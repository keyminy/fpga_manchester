==> flow/design.v <==
module mch_enc_p2s(
    input   rst,
    input   clk,
    input   pls_1m,
    input   start,   
    input   [7:0] pd,
    output  reg sdo,done
    );
reg pl0,pl1;     
reg [7:0] pdi;
reg [3:0] cnt;
wire sd;
always@(negedge rst, posedge clk)
begin
    if (rst == 0)
        begin
            sdo <= 0;   done <= 0;   
        end
    else
        begin
            if (cnt < 8)
                sdo <= sd ^ pl1;
            else
                sdo <= 1;
            if (cnt == 7)
                done <= 1;
            else
                done <= 0;
        end
end
assign sd = pdi[7];
always@(negedge rst, posedge clk)
begin
    if (rst == 0)
        begin
            pdi <= 0;   cnt <= 15;
        end   
    else if (pl0 & ~pl1)
        if (start)
            begin
                pdi <= pd;  cnt <= 0;
            end
        else 
            begin
                pdi <= {pdi[6:0],1'b0};
                if (cnt < 7)
                    cnt <= cnt + 1;
                else
                    cnt <= 15;
            end 
end
always@(negedge rst, posedge clk)
begin
    if (rst == 0)
        begin
            pl0 <= 0;   pl1 <= 0;   
        end
    else
        begin
            pl0 <= pls_1m;  pl1 <= pl0;
        end
end
endmodule
module mch_enc_p2s_top(
    input   rst,
    input   clk,
    input   pls_1m,
    input   sync_done,
    input   [7:0] p_data,
    output  [2:0] d_sel,     
    output  reg txsdo, p2s_end
    );
reg pl0,pl1;     
reg sd0,sd1;     
reg p2s_start;
reg [5:0] cnt;
reg [7:0] pd_sel;
wire txsd,p2s_done;
always@(negedge rst, posedge clk)
begin
    if (rst == 0)
        begin
            p2s_end <= 0;   txsdo <= 1;
        end
    else 
        begin
            txsdo <= txsd;
            if (d_sel == 7)
                p2s_end <= p2s_done;  
            else
                p2s_end <= 0;
        end 
end
always@(negedge rst, posedge clk)
begin
    if (rst == 0)
        begin
            pd_sel <= 0;    p2s_start <= 0;
        end   
    else 
        begin
            pd_sel <= p_data;   
            if ((cnt[2:0] == 0) & (d_sel < 7))
                p2s_start <= 1;                
            else
                p2s_start <= 0;
        end 
end
assign d_sel = cnt[5:3];
always@(negedge rst, posedge clk)
begin
    if (rst == 0)
        cnt <= 63;   
    else 
        if (sd0 & ~sd1)
            cnt <= 0;
        else if (pl0 & ~pl1)
            if (cnt < 58)
                cnt <= cnt + 1; 
end
always@(negedge rst, posedge clk)
begin
    if (rst == 0)
        begin
            pl0 <= 0;   pl1 <= 0;   sd0 <= 0;    sd1 <= 0;
        end
    else
        begin
            sd0 <= sync_done;   sd1 <= sd0;
            pl0 <= pls_1m;  pl1 <= pl0;
        end
end
mch_enc_p2s u_mch_enc_p2s
(
.rst        (rst        ),
.clk        (clk        ),
.pls_1m     (pls_1m     ),
.start      (p2s_start  ),
.pd         (pd_sel     ),
.sdo        (txsd       ),
.done       (p2s_done   )
);
endmodule
## Reports on mch_enc_p2s_top

The steps from the RTL of mch_enc_p2s_top to its reports follow in flow order.
Line numbers count from 1 in the design file above.
Cell names lack the library's common part.
The mark n/a stands for no value.

| inputs | value |
|---|---|
| design top | mch_enc_p2s_top |
| clock port | clk |
| library | sky130hd |
| corner | tt_025C_1v80 |

## Elaborated design

Yosys after proc, flatten, opt, wreduce and memory -nomap, before mapping. Memory bits, and registers merged into a memory's read port (data or address), are not among the register bits. Print and check cells are not counted. Equal cells are merged and count once.

| operators by class | value |
|---|---|
| add/subtract/negate cells | 2 |
| magnitude comparators | 4 |
| equal/unequal tests | 2 |
| multiplexer cells | 10 |
| bitwise gates (word level) | 6 |
| reduce/logical cells | 4 |

Operators with widths:

| cell | count |
|---|---|
| 6-bit two-way mux | 3 |
| 8-bit two-way mux | 1 |
| 4-bit two-way mux | 2 |
| 6-bit by 1-bit adder with 6-bit output (second input constant) | 1 |
| 6-bit < comparator (second input constant) | 1 |
| 2-bit nonzero test | 2 |
| 4-bit by 1-bit adder with 4-bit output (second input constant) | 1 |
| 4-bit by 3-bit < comparator with 1-bit output (second input constant) | 1 |
| 4-bit by 3-bit equality test with 1-bit output (second input constant) | 1 |
| 4-bit < comparator (second input constant) | 1 |
| 1-bit two-way mux | 4 |
| 1-bit AND | 3 |
| 3-bit < comparator (second input constant) | 1 |
| 3-bit equality test (second input constant) | 1 |
| 3-bit zero test | 1 |
| 1-bit inverter | 2 |
| 2-bit AND reduction | 1 |
| 1-bit XOR | 1 |

| storage and ports | value |
|---|---|
| bits in registers | 35 |
| bits of input ports | 12 |
| output and inout bits | 5 |
| cells after elaboration | 41 |

## Logic depth

Yosys ltp: most cells in a row. Word level: on the elaborated netlist, between registers, memories and ports. Mapped: between sequential cells and ports; inverters and the memories' decode and read muxes count.

| depth | value |
|---|---|
| depth after elaboration | 4 |
| ABC_AREA | 0 |
| depth in mapped cells | 5 |
| gate-level depth less buffers | 4 |

## Netlist

Source: synth_stat.txt of the flow (Yosys; design flattened, memories mapped). It holds for the ABC_AREA given above (unset counts as 0); a run with the other value may have another netlist.

| mapped netlist | value |
|---|---|
| cell count | 118 |
| synthesis area | 0.0014126 mm² |
| sequential area | 0.0008896 mm² |
| mapped flip-flops | 35 |
| buffer cells | 9 |

Cell types:

| cell | count | area in all (µm²) |
|---|---|---|
| dfrtp_1 | 24 | 600.576 |
| dfstp_2 | 11 | 289.027 |
| mux2i_1 | 7 | 70.067 |
| nand2_1 | 12 | 45.043 |
| ha_1 | 3 | 37.536 |
| o21ai_0 | 7 | 35.034 |
| a21oi_1 | 6 | 30.029 |
| nand3_1 | 5 | 25.024 |
| buf_4 | 3 | 22.522 |
| nand2b_1 | 3 | 18.768 |
| nor2b_1 | 3 | 18.768 |
| o41ai_1 | 2 | 17.517 |
| a211oi_1 | 2 | 15.014 |
| a21o_1 | 2 | 15.014 |
| clkbuf_1 | 4 | 15.014 |
| o31ai_1 | 2 | 15.014 |
| a31oi_1 | 2 | 12.512 |
| nand4_1 | 2 | 12.512 |

Not listed: further types 15, cells in them 18.
The figures by module come from a second, unflattened synthesis with its own total; it is not the netlist above.

| second synthesis, totals | value |
|---|---|
| cells (unflattened synthesis) | 120 |
| area (unflattened synthesis) | 0.0015077 mm² |

Each row is one instance without its submodules.

By module:

| module | times used | cells | area (mm²) |
|---|---|---|---|
| mch_enc_p2s_top | 1 | 58 | 0.000787 |
| mch_enc_p2s | 1 | 62 | 0.0007207 |

## Worst setup path after synthesis

Source: OpenSTA report_checks on the synthesized netlist (no wires, ideal clock, input and output delay 20% of the period each), path of least setup slack; recovery checks are left aside. Register names are those of the netlist, which keeps one name where synthesis merged equal registers.

| path post-synthesis | value |
|---|---|
| path type | flip-flop to flip-flop |
| start point | reg cnt[1] |
| end point | reg cnt[4] |
| clock period | 1.76 ns |
| library setup time | 0.073 ns |
| data arrival time | 1.322 ns |
| data required time | 1.687 ns |
| setup slack | 0.365 ns |
| path delay | 1.395 ns |
| stages on the path | 5 |
| path buffers | 0 |
| period reached after synthesis | 1.395 ns |

"path delay" is the arrival time less input delay plus setup time.
"stages on the path" counts driving pins, that of a launching flip-flop among them; a cell with two outputs on the path counts twice.
"period reached after synthesis" is the clock period less the worst setup slack; recovery checks do not enter. This is arithmetic on one report: input and output delays are still those of the set period (20% each).
Between the ends stands the longest chain of elaborated cells between them, by number of cells; it is not shown to be the way that was timed. Of several equally long chains one is given.
Each line given opens the expression or statement behind the cell; cells for indexed reads and writes are added by Yosys, which also makes memories of some case tables.
A register here has more assigning lines than the two given.

| between the ends, post-synthesis | value |
|---|---|
| cell sequence | dfstp_2 > ha_1 > nand3_1 > or4_1 > a21oi_1 |
| length of the longest elaborated chain | 4 |
| elaborated cells between the ends (all ways) | 7 |
| RTL lines with such cells | 4 |
| classes of those cells | add/sub (1); compare (1); mux (3); reduce/logical (2) |

Ends and longest elaborated chain, post-synthesis:

| item | RTL line | RTL |
|---|---|---|
| start: declaration | 76 | `reg [5:0] cnt;` |
| start: assignment | 113 | `cnt <= 63;` |
| start: assignment | 119 | `cnt <= cnt + 1;` |
| 6-bit by 1-bit adder with 6-bit output | 119 |  |
| 6-bit two-way mux | 118 | `if (cnt < 58)` |
| 6-bit two-way mux | 117 | `else if (pl0 & ~pl1)` |
| 6-bit two-way mux | 115 | `if (sd0 & ~sd1)` |
| end: assignment | 116 | `cnt <= 0;` |
| end: assignment | 119 |  |
| end: declaration | 76 |  |

## Worst path after layout

Path of least setup slack in the final report of run 1 (OpenROAD, finished layout, wires in). Where an end is a register, its clock arrival counts in the times.

| path post-layout | value |
|---|---|
| path type | flip-flop to flip-flop |
| start point | reg cnt[3] |
| end point | reg cnt[4] |
| clock period | 1.68 ns |
| library setup time | 0.06 ns |
| data arrival time | 1.68 ns |
| data required time | 1.95 ns |
| setup slack | 0.27 ns |
| stages on the path | 5 |
| path buffers | 1 |

Between the ends stands the longest chain of elaborated cells between them, by number of cells; it is not shown to be the way that was timed. Of several equally long chains one is given.
A register here has more assigning lines than the two given.

| between the ends, post-layout | value |
|---|---|
| cell sequence | dfstp_2 > buf_6 > and3_4 > or4_1 > a21oi_2 |
| length of the longest elaborated chain | 4 |
| elaborated cells between the ends (all ways) | 7 |
| RTL lines with such cells | 4 |
| classes of those cells | add/sub (1); compare (1); mux (3); reduce/logical (2) |

Ends and longest elaborated chain, post-layout:

| item | RTL line | RTL |
|---|---|---|
| start: declaration | 76 | `reg [5:0] cnt;` |
| start: assignment | 113 | `cnt <= 63;` |
| start: assignment | 119 | `cnt <= cnt + 1;` |
| 6-bit by 1-bit adder with 6-bit output | 119 |  |
| 6-bit two-way mux | 118 | `if (cnt < 58)` |
| 6-bit two-way mux | 117 | `else if (pl0 & ~pl1)` |
| 6-bit two-way mux | 115 | `if (sd0 & ~sd1)` |
| end: assignment | 116 | `cnt <= 0;` |
| end: assignment | 119 |  |
| end: declaration | 76 |  |

Stored flow runs of mch_enc_p2s_top (2 of them; Yosys, OpenROAD, sky130hd). They differ in their settings and are not a sequence. Constraints: input delay and output delay 20% of the set period each, output load 0.01 pF.
"critical setup path time" = time allowed to the worst setup path (clock period - input delay - output delay, where it has them) - its slack; a late launch clock adds to it, a late capture clock takes from it.
"total design power": no workload was simulated; the value follows from the tool's default switching activity.

#### Run 1

| setting | value |
|---|---|
| period_ns | `1.68` |
| SETUP_SLACK_MARGIN | `0.46` |
| CAP_MARGIN | `20` |
| CORE_MARGIN | `2` |
| CORE_UTILIZATION | `40` |
| SLEW_MARGIN | `20` |

| result | value |
|---|---|
| sum of negative setup slack | 0.000 ns |
| standard-cell area after layout | 0.0018493 mm² |
| die footprint | 0.0040227 mm² |
| total design power | 1.775 mW |
| smallest setup slack | 0.267 ns |
| critical setup path time | 1.41 ns |
| critical path kind | flip-flop to flip-flop |
| Yosys chip area after synthesis | 0.0014126 mm² |

#### Run 2

| setting | value |
|---|---|
| period_ns | `1.06` |
| CORE_UTILIZATION | `36` |
| SETUP_SLACK_MARGIN | `-0.1` |
| PLACE_DENSITY | `0.71` |
| CORE_ASPECT_RATIO | `0.52` |
| CELL_PAD_IN_SITES_GLOBAL_PLACEMENT | `2` |
| CELL_PAD_IN_SITES_DETAIL_PLACEMENT | `2` |
| GPL_TIMING_DRIVEN | `0` |
| CAP_MARGIN | `40` |
| CORE_MARGIN | `2` |
| SLEW_MARGIN | `20` |

| result | value |
|---|---|
| die footprint | 0.0044678 mm² |
| standard-cell area after layout | 0.0022397 mm² |
| smallest setup slack | -0.433 ns |
| sum of negative setup slack | -5.867 ns |
| Yosys chip area after synthesis | 0.0014126 mm² |
| critical setup path time | 1.49 ns |
| critical path kind | flip-flop to flip-flop |
| total design power | 3.553 mW |
