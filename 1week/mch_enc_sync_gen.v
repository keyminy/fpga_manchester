==> flow/design.v <==
module mch_enc_sync_gen(
    input   rst,
    input   clk,
    input   pls_1m,
    input   start,
    output  reg async,
    output  reg done
    );
reg pl0,pl1;     
reg st0,st1;     
reg [3:0] cnt;
always@(negedge rst, posedge clk)
begin
    if (rst == 0)
        begin
            async <= 1;  done <= 0;
        end   
    else if (pl0 & ~pl1)
        begin
            if (cnt < 11)
                async <= cnt[1];
            if ((cnt >= 11) & (cnt < 15))
                done <= 1;
            else
                done <= 0;
        end            
end
always@(negedge rst, posedge clk)
begin
    if (rst == 0)
        cnt <= 15;   
    else if (pl1 & ~pl0)
        if (st0 & ~st1)
            cnt <= 0;
        else if (cnt < 15)
            cnt <= cnt + 1; 
end
always@(negedge rst, posedge clk)
begin
    if (rst == 0)
        begin
            pl0 <= 0;   pl1 <= 0;   st0 <= 0;    st1 <= 0;
        end
    else
        begin
            pl0 <= pls_1m;  pl1 <= pl0;
            if (pl0 & ~pl1)
                begin
                    st0 <= start;   st1 <= st0;
                end
        end
end
endmodule
; ---- Reports on mch_enc_sync_gen
; Tool output for the design above, in the order of the flow.
; Line numbers count from 1 in the design file above.
; The mark - stands for no value.
[design]
top_module = mch_enc_sync_gen
clock_port = clk
lib = sky130hd
pvt_corner = tt_025C_1v80

; ---- Elaborated design
; Counts by Yosys on the flattened word-level netlist (proc, flatten, opt, wreduce; memories kept). Register bits leave out memories and registers merged into their read ports (data or address). Print and check cells are left out. Cells with the same type and inputs are merged into one.
[word_totals]
ff_bits = 10
out_inout_bits = 2
word_cells = 24
[classes]
n_addsub = 1
n_cmp = 3
mux = 3
logic = 7
n_reduce_logical = 3
[op_table]
columns = op, count
row1 = less-than comparator 4 bit with constant B, 2
row2 = two-way mux 4 bit, 2
row3 = bitwise AND 1 bit, 4
row4 = AND reduction 2 bit, 2
row5 = adder 4 x 1 -> 4 bit with constant B, 1
row6 = >= comparator 4 bit with constant B, 1
row7 = NOT 1 bit, 3
row8 = nonzero test 2 bit, 1
row9 = two-way mux 1 bit, 1

; ---- Logic depth
; Yosys ltp: most cells in a row. Word level: on the elaborated netlist, between registers, memories and ports. Mapped: between sequential cells and ports; inverters and the memories' decode and read muxes count.
[logic_depth]
ltp_word = 4
ABC_AREA = 0
ltp_mapped = 4
mapped_depth_nobuf = 4

; ---- Synthesis result
; Source: synth_stat.txt of the flow (Yosys; design flattened, memories mapped). It holds for the ABC_AREA given above (unset counts as 0); a run with the other value may have another netlist.
; Totals and module areas in this step are rounded.
[types]
columns = cell, count
row1 = sky130_fd_sc_hd__dfstp_2, 5
row2 = sky130_fd_sc_hd__dfrtp_1, 5
row3 = sky130_fd_sc_hd__mux2_2, 2
row4 = sky130_fd_sc_hd__nand3_1, 4
row5 = sky130_fd_sc_hd__nand2b_1, 3
row6 = sky130_fd_sc_hd__a21oi_1, 3
row7 = sky130_fd_sc_hd__mux2_4, 1
row8 = sky130_fd_sc_hd__nand2_1, 4
row9 = sky130_fd_sc_hd__nand2b_4, 1
row10 = sky130_fd_sc_hd__a31oi_1, 2
row11 = sky130_fd_sc_hd__ha_1, 1
row12 = sky130_fd_sc_hd__buf_6, 1
row13 = sky130_fd_sc_hd__o21ai_1, 2
row14 = sky130_fd_sc_hd__a41oi_1, 1
row15 = sky130_fd_sc_hd__xor2_1, 1
row16 = sky130_fd_sc_hd__o21a_1, 1
row17 = sky130_fd_sc_hd__and3_1, 1
row18 = sky130_fd_sc_hd__nand4_1, 1
; Other cell types: 4; their cells: 4.
[synth_totals]
mapped_cells = 43
area_um2 = 483
seq_area_um2 = 256
ffs = 10

; ---- Timing after synthesis
; Source: OpenSTA report_checks on the synthesized netlist (no wires, ideal clock, input and output delay 20% of the period each), path of least setup slack; recovery checks are left aside. Register names are those of the netlist, which keeps one name where synthesis merged equal registers.
[synth_path]
kind = reg-to-reg
startpoint = register cnt[1]
endpoint = register async
clock_period_ps = 3130
setup_ps = 82
arrival_time_ps = 1261
required_ps = 3048
slack_ps = 1787
delay_ps = 1343
path_stages = 5
path_buffers = 0
synth_period_reached_ps = 1343
; "delay_ps" = arrival - input delay + setup time.
; "path_stages" counts driving pins, that of a launching flip-flop among them; a cell with two outputs on the path counts twice.
; "synth_period_reached_ps" = period - worst setup slack (recovery checks aside). The figure is calculated, with input and output delays left at 20% of the set period.
; Between the ends stands the longest chain of elaborated cells between them, by number of cells; it is not shown to be the way that was timed. Of several equally long chains one is given.
; A line is the first line of the expression or statement that the cell stems from. Yosys adds cells for indexed reads and writes and turns some case tables into memories.
; A register here has more assigning lines than the two given.
[synth_via]
cell_sequence = sky130_fd_sc_hd__dfstp_2 -> sky130_fd_sc_hd__ha_1 -> sky130_fd_sc_hd__o21a_1 -> sky130_fd_sc_hd__nor2_2 -> sky130_fd_sc_hd__mux2_4
elab_chain_cells = 2
cells_between = 2
cone_lines = 1
classes_between = compare: 1; reduce/logical: 1
[synth_lines]
columns = element, line_no
row1 = "start, declared", 11  ; reg [3:0] cnt;
row2 = "start, assigned", 31  ; cnt <= 15;
row3 = "start, assigned", 36  ; cnt <= cnt + 1;
row4 = less-than comparator 4 bit, 20  ; if (cnt < 11)
row5 = AND reduction 2 bit, -
row6 = "end, assigned", 16  ; async <= 1;  done <= 0;
row7 = "end, assigned", 21  ; async <= cnt[1];
row8 = "end, declared", 6  ; output  reg async,

; ---- Path in the finished layout
; Path of least setup slack in the final report of run 2 (OpenROAD, finished layout, wires in). Where an end is a register, its clock arrival counts in the times.
; The report prints the path's times to 10 ps; the period is as set.
[layout_path]
kind = reg-to-reg
startpoint = register cnt[1]
endpoint = register async
clock_period_ps = 1210
setup_ps = 70
arrival_time_ps = 1450
required_ps = 1410
slack_ps = -40
path_stages = 5
path_buffers = 0
; Between the ends stands the longest chain of elaborated cells between them, by number of cells; it is not shown to be the way that was timed. Of several equally long chains one is given.
; A register here has more assigning lines than the two given.
[layout_via]
cell_sequence = sky130_fd_sc_hd__dfstp_2 -> sky130_fd_sc_hd__ha_4 -> sky130_fd_sc_hd__o21a_1 -> sky130_fd_sc_hd__nor2_2 -> sky130_fd_sc_hd__mux2_4
elab_chain_cells = 2
cells_between = 2
cone_lines = 1
classes_between = compare: 1; reduce/logical: 1
[layout_lines]
columns = element, line_no
row1 = "start, declared", 11  ; reg [3:0] cnt;
row2 = "start, assigned", 31  ; cnt <= 15;
row3 = "start, assigned", 36  ; cnt <= cnt + 1;
row4 = less-than comparator 4 bit, 20  ; if (cnt < 11)
row5 = AND reduction 2 bit, -
row6 = "end, assigned", 16  ; async <= 1;  done <= 0;
row7 = "end, assigned", 21  ; async <= cnt[1];
row8 = "end, declared", 6  ; output  reg async,

; Below are 2 stored runs of the flow (Yosys, OpenROAD; platform sky130hd) on mch_enc_sync_gen, each with its settings and what was measured, unordered. Constraints: input delay and output delay 20% of the set period each, output load 0.01 pF.
; "achieved_period_ps" means the clock period less the worst setup slack. The figure is calculated, with input and output delays left at 20% of the set period.
; "worst_path_allowed_less_slack_ps" means the part of the period allowed to the worst setup path (the constraints hold back 20% at inputs and 20% at outputs) less its slack; where the path has registers, the arrival times of their clocks count too.
; By "design_power_mw" is meant OpenSTA's value without simulated activity: inputs other than the clock are taken to toggle once in ten clock periods, and the tool carries that through the logic.
; "worst_path_allowed_less_slack_ps" is known to 10 ps.
; Results are given in rounded form.

[run 1: settings]
period_ns = 1.91
CORE_UTILIZATION = 69
SETUP_SLACK_MARGIN = 0.42
CORE_ASPECT_RATIO = 0.51
CELL_PAD_IN_SITES_GLOBAL_PLACEMENT = 1
ABC_AREA = 1
CAP_MARGIN = 20
CORE_MARGIN = 2
SLEW_MARGIN = 20
[run 1: results]
outcome = stopped before the end: floorplanning reported PDN-0185

[run 2: settings]
period_ns = 1.21
CORE_UTILIZATION = 29
SETUP_SLACK_MARGIN = 0.13
PLACE_DENSITY_LB_ADDON = 0.17
CELL_PAD_IN_SITES_DETAIL_PLACEMENT = 0
CTS_CLUSTER_DIAMETER = 316
CAP_MARGIN = 35
MIN_ROUTING_LAYER = met2
MAX_ROUTING_LAYER = met4
CORE_MARGIN = 2
SLEW_MARGIN = 20
[run 2: results]
dieArea_um2 = 2010
synth_chip_area_um2 = 483
finish.stdcell_area_um2 = 648
setupTns_ps = -42
worst_path_allowed_less_slack_ps = 1250
worst_path_kind = reg-to-reg
achieved_period_ps = 1252
utilization_frac = 0.42
design_power_mw = 1.43
worstSetupSlack_ps = -42
